==> flow/design.v <==
`timescale 1ns / 1ps
module Design (
    input  logic clk,
    input  logic reset_n,
    input  logic main_road_sensor,
    input  logic side_road_sensor,
    output logic [1:0] main_road_light,  
    output logic [1:0] side_road_light   
);
    localparam [1:0] RED    = 2'b00,
                     YELLOW = 2'b01,
                     GREEN  = 2'b11;
    typedef enum logic [1:0] {
        MAIN_GREEN,
        MAIN_YELLOW,
        SIDE_GREEN,
        SIDE_YELLOW
    } state_t;
    state_t current_state, next_state;
    localparam MAIN_GREEN_TIME          = 100;
    localparam YELLOW_TIME              = 20;
    localparam SIDE_GREEN_TIME          = 50;
    localparam MIN_MAIN_GREEN_HOLD_TIME = 30;
    logic [31:0] timer_count;
    logic timer_done;
    always_ff @(posedge clk or negedge reset_n) begin
        if (!reset_n) begin
            current_state <= MAIN_GREEN;
            timer_count   <= 0;
        end else begin
            current_state <= next_state;
            if (timer_done)
                timer_count <= 0;
            else
                timer_count <= timer_count + 1;
        end
    end
    always_comb begin
        timer_done = 1'b0;
        case (current_state)
            MAIN_GREEN:  timer_done = (timer_count >= MAIN_GREEN_TIME - 1);
            MAIN_YELLOW: timer_done = (timer_count >= YELLOW_TIME - 1);
            SIDE_GREEN:  timer_done = (timer_count >= SIDE_GREEN_TIME - 1);
            SIDE_YELLOW: timer_done = (timer_count >= YELLOW_TIME - 1);
            default:     timer_done = 1'b1; 
        endcase
    end
    always_comb begin
        next_state = current_state;  
        case (current_state)
            MAIN_GREEN:
                if ((timer_count >= MIN_MAIN_GREEN_HOLD_TIME - 1 && side_road_sensor) || timer_done)
                    next_state = MAIN_YELLOW;
            MAIN_YELLOW:
                if (timer_done)
                    next_state = SIDE_GREEN;
            SIDE_GREEN:
                if (main_road_sensor || timer_done)
                    next_state = SIDE_YELLOW;
            SIDE_YELLOW:
                if (timer_done)
                    next_state = MAIN_GREEN;
            default:
                next_state = MAIN_GREEN;  
        endcase
    end
    always_comb begin
        main_road_light = RED; 
        side_road_light = RED;
        case (current_state)
            MAIN_GREEN: begin
                main_road_light = GREEN;
                side_road_light = RED;
            end
            MAIN_YELLOW: begin
                main_road_light = YELLOW;
                side_road_light = RED;
            end
            SIDE_GREEN: begin
                main_road_light = RED;
                side_road_light = GREEN;
            end
            SIDE_YELLOW: begin
                main_road_light = RED;
                side_road_light = YELLOW;
            end
            default: begin
                main_road_light = RED;
                side_road_light = RED;
            end
        endcase
    end
endmodule 
# Reports on Design
# The steps from the RTL of Design to its reports follow in flow order.
# Lines are those of the file above, counted from 1.
# Cell names lack the library's common part.
design:
  design: "Design"
  clock: "clk"
  library: "sky130hd"
  lib_corner: "tt_025C_1v80"

# After elaboration
# Source: Yosys, flattened and elaborated, memories not mapped. Widths are those after wreduce. Registers that Yosys merges into a memory's read port (data or address) are not register bits. Print and check cells do not count. Equal cells are merged and count once.
classes:
  addsub: 1
  multipliers: 0
  n_div: 0
  n_cmp: 4
  equal: 7
  shifts: 0
  muxes: 9
  logic: 0
  reduce_logical: 8
op_table:
  columns: ["cell", "count"]
  rows:
  - ["32-bit by 5-bit greater-or-equal comparator with 1-bit output with constant B", 2]
  - ["32-bit by 1-bit adder with 32-bit output with constant B", 1]
  - ["32-bit by 6-bit greater-or-equal comparator with 1-bit output with constant B", 1]
  - ["32-bit by 7-bit greater-or-equal comparator with 1-bit output with constant B", 1]
  - ["32-bit 2-to-1 mux", 1]
  - ["2-bit case mux with 3-bit select", 2]
  - ["2-bit case mux with 4-bit select", 1]
  - ["2-bit 2-to-1 mux", 4]
  - ["2-bit != test with constant B", 3]
  - ["2-bit OR reduction", 3]
  - ["2-bit equality test with constant B", 2]
  - ["4-bit AND reduction", 1]
  - ["1-bit case mux with 3-bit select", 1]
  - ["1-bit logical OR", 2]
  - ["2-bit by 1-bit equality test with 1-bit output with constant B", 1]
  - ["2-bit by 1-bit != test with 1-bit output with constant B", 1]
  - ["2-bit zero test", 1]
  - ["1-bit logical AND", 1]
bits:
  regBits: 34
  latch_bits: 0
  ram_bits: 0
  mem_bits_ro: 0
  clocked_rd_ports_x_width: 0
  memories: 0
  in_bits: 4
  output_inout_bits: 4
  word_cells: 31

# Depth
# Depth = most cells in a row (Yosys ltp): at word level without a register or memory, in the mapped netlist without a sequential cell, where the memories' decode and read muxes count.
logic_depth:
  ltp_word: 6
  abc_area: 0
  ltp_mapped: 7
  depth_no_buf: 7

# Synthesis result
# Source: synth_stat.txt of the flow (Yosys; design flattened, memories mapped). It holds for the ABC_AREA given above (unset counts as 0); a run with the other value may have another netlist.
# Totals and module areas in this step are rounded.
synth_totals:
  stdcells: 94
  yosys_area_um2: 1340
  sequential_area_um2: 902
  flip_flops: 36
  n_buf: 1
by_type:
  columns: ["type", "count"]
  rows:
  - ["dfrtp_1", 35]
  - ["ha_1", 3]
  - ["and2b_2", 4]
  - ["xor2_1", 4]
  - ["nor2_1", 9]
  - ["nand3_1", 6]
  - ["a2111oi_4", 1]
  - ["dfstp_2", 1]
  - ["nor4_1", 4]
  - ["mux2_2", 2]
  - ["a22o_2", 2]
  - ["a41oi_2", 1]
  - ["nor3_4", 1]
  - ["nand2b_1", 2]
  - ["inv_1", 3]
  - ["or4_4", 1]
  - ["a21oi_1", 2]
  - ["and4_2", 1]
# Other cell types: 12; their cells: 12.

# Timing after synthesis
# Source: OpenSTA report_checks on the synthesized netlist (no wires, ideal clock, input and output delay 20% of the period each), path of least setup slack; recovery checks are left aside. Register names are those of the netlist, which keeps one name where synthesis merged equal registers.
synth_timing:
  kind: "flip-flop to flip-flop"
  startpoint: "register timer_count[0]"
  endpoint: "register current_state"
  period_ns: 2.95
  setup_ns: 0.125
  t_first_pin_ns: 0.000
  arrival_ns: 2.181
  slack_ns: 0.644
  path_delay_ns: 2.306
  driving_pins: 8
  n_path_buf: 0
  period_less_setup_slack_ns: 2.306
# "path_delay_ns" is the arrival time less input delay plus setup time.
# "driving_pins" counts driving pins, that of a launching flip-flop among them; a cell with two outputs on the path counts twice.
# "period_less_setup_slack_ns" = period - worst setup slack (recovery checks aside). The figure is calculated, with input and output delays left at 20% of the set period.
# An end named without its bit number is one bit of that signal or, where synthesis recoded a state register, one of its new flip-flops.
# A register here has more assigning lines than the two given.
synth_between:
  path_cell_list: "dfrtp_1 ha_1 or3_1 a21oi_1 a41oi_1 a2111oi_4 a41oi_2 mux2_2"
synth_rtl:
  columns: ["element", "line", "rtl"]
  rows:
  - ["start: declaration", 24, "logic [31:0] timer_count;"]
  - ["start: assignment", 29, "timer_count   <= 0;"]
  - ["start: assignment", 35, "timer_count <= timer_count + 1;"]
  - ["end: assignment", 28, "current_state <= MAIN_GREEN;"]
  - ["end: assignment", 31, "current_state <= next_state;"]
  - ["end: declaration", 19, "state_t current_state, next_state;"]
# Chain of elaborated cells between the ends: none given.

# Worst path after layout
# Path of least setup slack in the final report of run 1 (OpenROAD, finished layout, wires in). Where an end is a register, its clock arrival counts in the times.
layout_timing:
  kind: "flip-flop to flip-flop"
  startpoint: "register timer_count[24]"
  endpoint: "register current_state"
  period_ns: 2.76
  setup_ns: 0.10
  t_first_pin_ns: 0.31
  arrival_ns: 2.46
  slack_ns: 0.51
  driving_pins: 7
  n_path_buf: 0
# An end named without its bit number is one bit of that signal or, where synthesis recoded a state register, one of its new flip-flops.
# A register here has more assigning lines than the two given.
layout_between:
  path_cell_list: "dfrtp_1 or4_4 nor3_4 nand3_2 a2111oi_4 a41oi_4 mux2_4"
layout_rtl:
  columns: ["element", "line", "rtl"]
  rows:
  - ["start: declaration", 24, "logic [31:0] timer_count;"]
  - ["start: assignment", 29, "timer_count   <= 0;"]
  - ["start: assignment", 35, "timer_count <= timer_count + 1;"]
  - ["end: assignment", 28, "current_state <= MAIN_GREEN;"]
  - ["end: assignment", 31, "current_state <= next_state;"]
  - ["end: declaration", 19, "state_t current_state, next_state;"]
# Chain of elaborated cells between the ends: none given.

Subject: Design on sky130hd, stored results

Hello all,

Top module Design; platform sky130hd; tools Yosys and OpenROAD; 2 stored runs in no particular order. Input and output delays are each 20% of the period that was set; the output load is 0.01 pF.
"worst_path_time_ns" means the part of the period allowed to the worst setup path (the constraints hold back 20% at inputs and 20% at outputs) less its slack; where the path has registers, the arrival times of their clocks count too.
The measured numbers are rounded.

--- run 1 ---
==> flow/run.sh <==
#!/bin/bash
# the make line also repeats the synthesis and layout settings of config.mk as NAME=value (left out here)
make -C /OpenROAD-flow-scripts/flow DESIGN_CONFIG=/design/flow/config.mk WORK_HOME=/design/flow/orfs CLKGATE_MAP_FILE= finish
==> flow/config.mk <==
export PLATFORM = sky130hd
export DESIGN_NAME = Design
export DESIGN_NICKNAME = Design
export VERILOG_FILES = /design/flow/design.v
export SDC_FILE = /design/flow/constraint.sdc
export NUM_CORES = 4
export LEC_CHECK = 0
export CAP_MARGIN = 20
export CELL_PAD_IN_SITES_DETAIL_PLACEMENT = 0
export CORE_MARGIN = 6
export CORE_UTILIZATION = 39
export CTS_CLUSTER_SIZE = 20
export GPL_TIMING_DRIVEN = 0
export PLACE_DENSITY = 0.39
export SETUP_SLACK_MARGIN = 0.7
export SLEW_MARGIN = 20
==> flow/constraint.sdc <==
create_clock -name core_clock -period 2.76 [get_ports {clk}]
set_input_delay 0.5520 -clock core_clock [delete_from_list [all_inputs] [get_ports {clk}]]
set_output_delay 0.5520 -clock core_clock [all_outputs]
set_load 0.01 [all_outputs]

==> results, as YAML <==
results:
  util_frac: 0.553
  post_synth_area_um2: 1340
  design_die_area_um2: 4980
  worst_path_time_ns: 2.25
  worst_setup_path_type: "flip-flop to flip-flop"
  fin_tns_ns: 0.000
  setup_worst_slack_ns: 0.511

--- run 2 ---
==> flow/run.sh <==
#!/bin/bash
# the make line also repeats the synthesis and layout settings of config.mk as NAME=value (left out here)
make -C /OpenROAD-flow-scripts/flow DESIGN_CONFIG=/design/flow/config.mk WORK_HOME=/design/flow/orfs CLKGATE_MAP_FILE= finish
==> flow/config.mk <==
export PLATFORM = sky130hd
export DESIGN_NAME = Design
export DESIGN_NICKNAME = Design
export VERILOG_FILES = /design/flow/design.v
export SDC_FILE = /design/flow/constraint.sdc
export NUM_CORES = 4
export LEC_CHECK = 0
export CAP_MARGIN = 20
export CORE_MARGIN = 2
export CORE_UTILIZATION = 40
export SETUP_SLACK_MARGIN = 0.4
export SLEW_MARGIN = 20
==> flow/constraint.sdc <==
create_clock -name core_clock -period 2.64 [get_ports {clk}]
set_input_delay 0.5280 -clock core_clock [delete_from_list [all_inputs] [get_ports {clk}]]
set_output_delay 0.5280 -clock core_clock [all_outputs]
set_load 0.01 [all_outputs]

==> results, as YAML <==
results:
  util_frac: 0.518
  post_synth_area_um2: 1340
  design_die_area_um2: 3830
  worst_path_time_ns: 2.26
  worst_setup_path_type: "flip-flop to flip-flop"
  fin_tns_ns: 0.000
  setup_worst_slack_ns: 0.377

Thanks
